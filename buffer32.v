==> flow/design.v <==
module buffer32(input4, output32, k, passed, notpassed, opened);
	input [3:0] input4;
	input k;
	output reg [31:0] output32=32'hFFFFFFFF;
	reg [31:0] password=32'h15071025;
	output reg notpassed, passed, opened;
	reg pressClear = 1'b0;
	always@(posedge k)
	begin
		if (input4=='hb && passed) 
			begin
				opened = 1;
				output32 = 'hCC0bedCC; 
				pressClear = 1;
			end
		else if (input4=='hc || pressClear)	
			begin
				output32=32'hFFFFFFFF; 
				pressClear = 0;
				passed = 0;
				notpassed = 0;
				opened = 0;
			end
		else if (input4=='hd)
			begin
				output32=output32>>4;
				output32=output32 + 32'hF0000000; 
			end
		else if (input4=='hf)
			begin
				pressClear = 1;
				if(output32 == password)
					begin
						passed = 1;
						notpassed = 0;
						opened = 0;
					end
				else
					begin
						passed = 0;
						opened = 0;
						notpassed = 1;
					end
				if (passed) output32 = 'hccba55cc;  
				if (notpassed) output32 = 'hccceeccc;  
			end
		else if (input4=='he) 
			begin
				if (output32[3:0]<'ha && output32[7:4]<'ha && output32[11:8]<'ha
					&& output32[15:12]<'ha && output32[19:16]<'ha && output32[23:20]<'ha
					&& output32[27:24]<'ha && output32[31:28]<'ha)
					begin
						password = output32;
						notpassed = 0;
						passed=1;
						pressClear = 1;  
					end
				else
					begin
						notpassed = 1;
						pressClear = 1;
						passed = 0;
					end
				if (pressClear)
					begin
						if(notpassed) 	output32 = 'hc5eccd0c;  
						if(passed) output32 = 'hcc5ecbcc; 
					end
			end
		else if (input4>='h0 && input4<='h9)
			begin
				output32=output32<<4;
				output32=output32 + input4;
			end
	end
endmodule
---- Step by step through the tools: buffer32 ----
Tool output for the design above, in the order of the flow.
Line numbers count from 1 in the design file above.
Operators carry their Yosys type and port widths (W data, S select, Z words).
Library cell names are shortened.
The mark n/a stands for no value.
set-up
  top module .............................. buffer32
  clock port .............................. k
  cell library ............................ sky130hd
  library corner .......................... tt_025C_1v80

---- After elaboration ----
Counts by Yosys on the flattened word-level netlist (proc, flatten, opt, wreduce; memories kept). Register bits leave out memories and registers merged into their read ports (data or address). Print and check cells are left out. Cells with the same type and inputs are merged into one.
word-level totals
  flip-flop bits (word level) ............. 68
  bits of input ports ..................... 5
  output and inout port bits .............. 35
cells by class
  $add $sub $neg .......................... 2
  bitwise logic cells ..................... 4
  muxes and demuxes ....................... 50
  equality and inequality tests ........... 13
  $lt $le $gt $ge ......................... 10
  reduce/logical cells .................... 20
operators with widths
  operator                  count
  $mux W32                  9
  $mux W1                   40
  $eq A32 B32 Y1            1
  $add A32 B4 Y32           1
  $lt A4 B4 Y1 const B      8
  $add A29 B29 Y30 const B  1
  $mux W30                  1
  $eq A4 B4 Y1 const B      5
  $ne A5 B3 Y1 const B      2
  $logic_and A1 B1 Y1       9
  $reduce_and A4 Y1         2
  $ne A6 B4 Y1 const B      1
  $reduce_and A6 Y1         1
  $ne A5 B4 Y1 const B      1
  $reduce_bool A5 Y1        1
  $not A1 Y1                4
  $reduce_and A2 Y1         2
  $ge A4 B1 Y1 const B      1
  $ne A4 B2 Y1 const B      1
  $ne A4 B3 Y1 const B      1
  $le A4 B4 Y1 const B      1
  $reduce_bool A4 Y1        1
  $reduce_bool A3 Y1        1
  $ne A2 B2 Y1 const B      1
  $reduce_bool A2 Y1        1
  $reduce_or A2 Y1          1
  $logic_or A1 B1 Y1        1

---- Depth ----
Depth = most cells in a row (Yosys ltp): at word level without a register or memory, in the mapped netlist without a sequential cell, where the memories' decode and read muxes count.
depth
  depth after elaboration ................. 21
  ABC_AREA ................................ 1
  depth in mapped cells ................... 12

---- Synthesis result ----
The flow's flattened synthesis, as Yosys stat reports it; memories are mapped. The netlist is that of the ABC_AREA named above (0 if unset); the other value can give another one.
Totals and module areas in this step are rounded.
mapped netlist
  buffers ................................. 9
  mapped flip-flops ....................... 68
  chip area (Yosys) ....................... 0.0033 mm^2
  mapped cells ............................ 389
cells by type
  cell type  count
  edfxtp_1   34
  dfxtp_1    34
  nand2_1    104
  xnor2_1    21
  a21oi_1    31
  inv_1      41
  o21ai_0    30
  o211ai_1   12
  nor2_1     18
  nand3_1    12
  nor2_4     5
  a211oi_2   3
  inv_2      7
  o221ai_1   3
  nand2_2    4
  nor2_2     3
  o21bai_4   1
  o22ai_1    3
Other cell types: 15; their cells: 23.

---- Timing after synthesis ----
Path of least setup slack by OpenSTA after synthesis, without wires, with an ideal clock, recovery checks aside; 20% of the period is set as input and as output delay. Where synthesis merged equal registers, the netlist keeps one of their names.
timing post-synthesis
  path type ............................... input -> register
  from .................................... in input4[1]
  to ...................................... reg password[0]
  data arrival time ....................... 3.491 ns
  library setup time ...................... 0.421 ns
  clock period ............................ 6.75 ns
  stages .................................. 7
  data required time ...................... 6.329 ns
  path buffers ............................ 0
  path delay .............................. 2.562 ns
  setup slack ............................. 2.838 ns
  period reached after synthesis .......... 3.912 ns
"path delay" = arrival - input delay + setup time.
"stages" counts driving pins, that of a launching flip-flop among them; a cell with two outputs on the path counts twice.
"period reached after synthesis" = period - worst setup slack (recovery checks aside). The figure is calculated, with input and output delays left at 20% of the set period.
Between the ends stands the longest chain of elaborated cells between them, by number of cells; it is not shown to be the way that was timed. Of several equally long chains one is given.
A line is the first line of the expression or statement that the cell stems from. Yosys adds cells for indexed reads and writes and turns some case tables into memories.
on the way, post-synthesis
  cells stage by stage .................... nand2_1 inv_1 nand4_1 inv_1 nor2_4 inv_2 nor2_1
  length of the longest elaborated chain .. 4
  elaborated cells between the ends (all ways) .. 12
  RTL lines with such cells ............... 5
  classes of those cells .................. 5 x eq/ne; 4 x logic; 3 x reduce/logical
ends and longest elaborated chain, post-synthesis
  what                RTL line  RTL
  start, declared     2         input [3:0] input4;
  $eq A4 B4 Y1        16        else if (input4=='hc || pressClear)
  $logic_or A1 B1 Y1  16
  $not A1 Y1          n/a
  $reduce_and A6 Y1   n/a
  end, assigned       53        password = output32;
  end, declared       5         reg [31:0] password=32'h15071025;

---- Path in the finished layout ----
Path of least setup slack in the final report of entry A (OpenROAD, finished layout, wires in). Where an end is a register, its clock arrival counts in the times.
timing after layout
  path type ............................... input -> register
  from .................................... in input4[2]
  to ...................................... reg output32[11]
  library setup time ...................... 0.11 ns
  setup slack ............................. 0.52 ns
  data required time ...................... 3.31 ns
  path buffers ............................ 1
  stages .................................. 11
  data arrival time ....................... 2.78 ns
  clock period ............................ 3.06 ns
Between the ends stands the longest chain of elaborated cells between them, by number of cells; it is not shown to be the way that was timed. Of several equally long chains one is given.
At most two assigning lines are given for a register; there are more.
on the way, after layout
  cells stage by stage .................... clkdlybuf4s50_1 inv_1 nor2_4 inv_2 nand2_1 nor2_2 inv_2 o21ai_0 inv_1 nand2_1 nand2_1
  length of the longest elaborated chain .. 12
  elaborated cells between the ends (all ways) .. 49
  RTL lines with such cells ............... 12
  classes of those cells .................. 1 x add/sub; 2 x compare; 8 x eq/ne; 32 x mux; 6 x reduce/logical
ends and longest elaborated chain, after layout
  what             RTL line  RTL
  start, declared  2         input [3:0] input4;
  $eq A4 B4 Y1     47        else if (input4=='he)
  $mux W1          47
  $mux W1          29        else if (input4=='hf)
  $mux W1          24        else if (input4=='hd)
  $mux W1          16        else if (input4=='hc || pressClear)
  $mux W1          10        if (input4=='hb && passed)
  $mux W32         66        if(notpassed) output32 = 'hc5eccd0c;
  $mux W32         67        if(passed) output32 = 'hcc5ecbcc;
  $mux W32         64        if (pressClear)
  $mux W32         47
  $mux W32         29
  $mux W32         24
  end, assigned    26        output32=output32>>4;
  end, assigned    27        output32=output32 + 32'hF0000000;
  end, declared    4         output reg [31:0] output32=32'hFFFFFFFF;

Subject: buffer32 on sky130hd, stored results

Hello all,

Flow measurements of buffer32 on sky130hd: 2 stored runs with different settings, listed in no order. Input and output delays are each 20% of the period that was set; the output load is 0.01 pF.
"critical setup path time" = time allowed to the worst setup path (clock period - input delay - output delay, where it has them) - its slack; a late launch clock adds to it, a late capture clock takes from it.
"total power of the final layout": no workload was simulated; the value follows from the tool's default switching activity.
Results are given in rounded form.

======== entry A ========
==> flow/run.sh <==
#!/bin/bash
# the make line also repeats the synthesis and layout settings of config.mk as NAME=value (left out here)
make -C /OpenROAD-flow-scripts/flow DESIGN_CONFIG=/design/flow/config.mk WORK_HOME=/design/flow/orfs CLKGATE_MAP_FILE= finish
==> flow/config.mk <==
export PLATFORM = sky130hd
export DESIGN_NAME = buffer32
export DESIGN_NICKNAME = buffer32
export VERILOG_FILES = /design/flow/design.v
export SDC_FILE = /design/flow/constraint.sdc
export NUM_CORES = 4
export LEC_CHECK = 0
export ABC_AREA = 1
export CAP_MARGIN = 20
export CORE_ASPECT_RATIO = 0.7
export CORE_MARGIN = 2
export CORE_UTILIZATION = 55
export CTS_CLUSTER_SIZE = 46
export HOLD_SLACK_MARGIN = -0.03
export PLACE_DENSITY_LB_ADDON = 0.0
export SLEW_MARGIN = 10
==> flow/constraint.sdc <==
create_clock -name core_clock -period 3.06 [get_ports {k}]
set_input_delay 0.6120 -clock core_clock [delete_from_list [all_inputs] [get_ports {k}]]
set_output_delay 0.6120 -clock core_clock [all_outputs]
set_load 0.01 [all_outputs]

-------- measured, entry A --------
  worst slack on setup checks ............. 0.52 ns
  total power of the final layout ......... 2900 uW
  critical setup path time ................ 1.92 ns
  kind of the worst setup path ............ input -> register
  area of the standard cells in the finished layout .. 0.0041 mm^2
  die size ................................ 0.0067 mm^2
  synthesis area .......................... 0.0033 mm^2

======== entry B ========
==> flow/run.sh <==
#!/bin/bash
# the make line also repeats the synthesis and layout settings of config.mk as NAME=value (left out here)
make -C /OpenROAD-flow-scripts/flow DESIGN_CONFIG=/design/flow/config.mk WORK_HOME=/design/flow/orfs CLKGATE_MAP_FILE= finish
==> flow/config.mk <==
export PLATFORM = sky130hd
export DESIGN_NAME = buffer32
export DESIGN_NICKNAME = buffer32
export VERILOG_FILES = /design/flow/design.v
export SDC_FILE = /design/flow/constraint.sdc
export NUM_CORES = 4
export LEC_CHECK = 0
export CAP_MARGIN = 0
export CELL_PAD_IN_SITES_DETAIL_PLACEMENT = 2
export CELL_PAD_IN_SITES_GLOBAL_PLACEMENT = 3
export CORE_MARGIN = 2
export CORE_UTILIZATION = 34
export GPL_TIMING_DRIVEN = 0
export SETUP_SLACK_MARGIN = -0.31
export SLEW_MARGIN = 25
export TNS_END_PERCENT = 20
==> flow/constraint.sdc <==
create_clock -name core_clock -period 3.2 [get_ports {k}]
set_input_delay 0.6400 -clock core_clock [delete_from_list [all_inputs] [get_ports {k}]]
set_output_delay 0.6400 -clock core_clock [all_outputs]
set_load 0.01 [all_outputs]

-------- measured, entry B --------
  worst slack on setup checks ............. 0.30 ns
  total power of the final layout ......... 2400 uW
  critical setup path time ................ 2.26 ns
  kind of the worst setup path ............ input -> register
  area of the standard cells in the finished layout .. 0.0039 mm^2
  die size ................................ 0.01 mm^2
  synthesis area .......................... 0.0032 mm^2

Thanks
