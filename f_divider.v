==> flow/design.v <==
module f_divider(clk_50MHz, rst, m1, m0, clk_1kHz, clk_500Hz, clk_100Hz, clk_1Hz,clk_out);
input clk_50MHz, rst, m1, m0;
output reg clk_1kHz, clk_500Hz, clk_100Hz, clk_1Hz,clk_out;
reg [31:0] N, count_o, count_1k, count_500, count_100, count1;
always@(m1, m0)
	case({m1,m0})
		2'b00: N=100000000;
		2'b01: N=25000000;
		2'b10: N=5000000;
		2'b11: N=1000000;
	endcase
always@(posedge clk_50MHz)
begin
	if(!rst)
		begin
			count_o=0;
			count_1k=0;
			count_500=0;
			count_100=0;
			count1=0;
			clk_1kHz=0;
			clk_500Hz=0;
			clk_100Hz=0;
			clk_1Hz=0;
			clk_out=0;
		end
	else
		begin
			if(count_o<=N/2-1)
				count_o<=count_o+1;
			else 
				begin
					count_o<=0;
					clk_out<=~clk_out;
				end
			if(count_1k<=50000/2-1)
				count_1k<=count_1k+1;
			else
				begin
					count_1k<=0;
					clk_1kHz=~clk_1kHz;
				end
			if(count_500<=100000/2-1)
				count_500<=count_500+1;
			else 
				begin
					count_500<=0;
					clk_500Hz<=~clk_500Hz;
				end
			if(count_100<=500000/2-1)
				count_100<=count_100+1;
			else 
				begin
					count_100<=0;
					clk_100Hz<=~clk_100Hz;
				end
			if(count1<=50000000/2-1)
				count1<=count1+1;
			else 
				begin
					count1<=0;
					clk_1Hz<=~clk_1Hz;
				end
		end
end
endmodule
# Reports on f_divider
# Tool output for the design above, in the order of the flow.
# Lines are those of the file above, counted from 1.
# Operators carry their Yosys type and port widths (W data, S select, Z words).
# Library cell names are shortened.
# Not given: n/a
# inputs
top_module	f_divider
clock_port	clk_50MHz
library	sky130hd
pvt_corner	tt_025C_1v80

# Word level
# Counts by Yosys on the flattened word-level netlist (proc, flatten, opt, wreduce; memories kept). Register bits leave out memories and registers merged into their read ports (data or address). Print and check cells are left out. Cells with the same type and inputs are merged into one.
# word_totals
regBits	165
# classes
n_addsub	6
cmp	5
equal	3
muxes	1
bitwise	5
reduce_and_logical	6
# ops
op	n
$add A32 B1 Y32 const B	5
$pmux W32 S4	1
$sub A31 B1 Y32 const B	1
$le A32 B15 Y1 const B	1
$le A32 B16 Y1 const B	1
$le A32 B18 Y1 const B	1
$le A32 B25 Y1 const B	1
$le A32 B32 Y1	1
$reduce_and A2 Y1	5
$not A1 Y1	5
$eq A2 B2 Y1 const B	2
$eq A2 B1 Y1 const B	1
$logic_not A2 Y1	1

# Logic depth
# Longest topological path by Yosys (ltp), each cell counted once; first at word level (registers and memories cut), then after technology mapping (sequential cells cut; the memories' decode and read muxes count).
# logic_depth
ltp_word	5
abc_area	0
ltp_mapped	10
mapped_depth_nobuf	9

# After synthesis
# Yosys stat after the flow's synthesis: flattened, memories mapped to cells. It holds for the ABC_AREA given above (unset counts as 0); a run with the other value may have another netlist.
# by_type
type	n	type_area_um2
dfxtp_1	165	3.3E+03
xnor2_1	56	490.47
nor2_1	107	401.635
ha_1	29	362.848
xor2_1	32	280.269
nand3_1	41	205.197
nand2_1	36	135.13
nor4_1	21	131.376
nor2_2	20	125.12
nand4_1	18	112.608
inv_1	28	105.101
and4_1	11	96.342
nor3_1	19	95.091
and3_1	14	87.584
a21oi_1	12	60.058
a211oi_1	7	52.55
or4_1	5	37.536
clkbuf_1	9	33.782
# Other cell types: 33; their cells: 46.
# synth_totals
cells	676
mapped_area_um2	6487.5
sequential_area_um2	3303.2
ff_cells	165

# Worst setup path after synthesis
# Source: OpenSTA report_checks on the synthesized netlist (no wires, ideal clock, input and output delay 20% of the period each), path of least setup slack; recovery checks are left aside. Register names are those of the netlist, which keeps one name where synthesis merged equal registers.
# synth_path
path_type	input -> register
from	input port m1
to	register count_o[19]
period_ns	4.34
in_delay_ns	0.868
t_arrival_ns	2.813
path_slack_ns	1.399
path_delay_ns	2.073
driving_pins	10
path_buffers	1
synth_period_reached_ns	2.941
# "path_delay_ns" is the arrival time less input delay plus setup time.
# "driving_pins": output pins that drive a net of the path, with the launching flip-flop's if there is one; two outputs of one cell count as two.
# "synth_period_reached_ns" = period - worst setup slack (recovery checks aside). The figure is calculated, with input and output delays left at 20% of the set period.
# Between the ends stands the longest chain of elaborated cells between them, by number of cells; it is not shown to be the way that was timed. Of several equally long chains one is given.
# A line is the first line of the expression or statement that the cell stems from. Yosys adds cells for indexed reads and writes and turns some case tables into memories.
# At most two assigning lines are given for a register; there are more.
# synth_via
path_cell_list	inv_1 ha_1 inv_1 ha_1 nand4b_1 nor4_1 nand4b_1 o221ai_1 clkbuf_1 nor2_1
elab_chain_cells	5
# synth_lines
item	line_no	text
start, declared	2	input clk_50MHz, rst, m1, m0;
$eq A2 B2 Y1	6	case({m1,m0})
$pmux W32 S4	6
$sub A31 B1 Y32	29	if(count_o<=N/2-1)
$le A32 B32 Y1	29
$reduce_and A2 Y1	n/a
end, assigned	30	count_o<=count_o+1;
end, assigned	33	count_o<=0;
end, declared	4	reg [31:0] N, count_o, count_1k, count_500, count_100, count1;

# Worst path after layout
# From the final timing report of flow run 1: the path of least setup slack in the routed layout; clock arrival at registers is part of the times.
# layout_path
path_type	input -> register
from	input port m0
to	register count_o[15]
period_ns	3.23
in_delay_ns	0.65
t_arrival_ns	3.20
path_slack_ns	0.38
driving_pins	12
path_buffers	3
# Between the ends stands the longest chain of elaborated cells between them, by number of cells; it is not shown to be the way that was timed. Of several equally long chains one is given.
# At most two assigning lines are given for a register; there are more.
# layout_via
path_cell_list	clkdlybuf4s50_1 inv_1 ha_1 inv_1 ha_1 o21ai_0 nor2_1 a2111oi_0 buf_4 o221ai_2 buf_4 nor2_1
elab_chain_cells	5
# layout_lines
item	line_no	text
start, declared	2	input clk_50MHz, rst, m1, m0;
$eq A2 B2 Y1	6	case({m1,m0})
$pmux W32 S4	6
$sub A31 B1 Y32	29	if(count_o<=N/2-1)
$le A32 B32 Y1	29
$reduce_and A2 Y1	n/a
end, assigned	30	count_o<=count_o+1;
end, assigned	33	count_o<=0;
end, declared	4	reg [31:0] N, count_o, count_1k, count_500, count_100, count1;

# Record of 2 stored runs of the RTL-to-layout flow on f_divider, platform sky130hd. The runs are unordered. Constraints: input delay and output delay 20% of the set period each, output load 0.01 pF.
# "achieved_clock_period_ns" is the run's clock period less its worst setup slack. It is reckoned from that one timing run; input and output delays stay at 20% of the period that was set.
# "worst_setup_path_time_ns" = time allowed to the worst setup path (clock period - input delay - output delay, where it has them) - its slack; a late launch clock adds to it, a late capture clock takes from it.
# "total_power_w" is the tool's figure for a default switching activity; nothing was simulated.
# Among the settings, n/a means not set for that run.
# Results: n/a = not shown.
run name	period_ns	CAP_MARGIN	CORE_MARGIN	CORE_UTILIZATION	SLEW_MARGIN	SETUP_SLACK_MARGIN	PLACE_DENSITY_LB_ADDON	CORE_ASPECT_RATIO	CELL_PAD_IN_SITES_GLOBAL_PLACEMENT	CELL_PAD_IN_SITES_DETAIL_PLACEMENT	TNS_END_PERCENT	GPL_TIMING_DRIVEN	GPL_ROUTABILITY_DRIVEN	CTS_CLUSTER_SIZE	worst_setup_path_time_ns	timing.worst_path_kind	fin_tns_ns	ys_area_um2	util_pct	ws_setup_ns	finish.stdcell_area_um2	worst_hold_slack_ns	total_die_area_um2	achieved_clock_period_ns	total_power_w
flow run 1	3.23	20	2	40	20	n/a	n/a	n/a	n/a	n/a	n/a	n/a	n/a	n/a	2.20	input -> register	0.000	6487.5	48.2	0.381	7656.1	0.444	17252.8	2.849	0.004168
flow run 2	3.2	20	2	49	20	0.9	0.2	1.28	3	2	10	1	1	40	n/a	n/a	n/a	n/a	n/a	n/a	n/a	n/a	n/a	n/a	n/a
# Flow run 2: unfinished; error FLW-0024 in placement
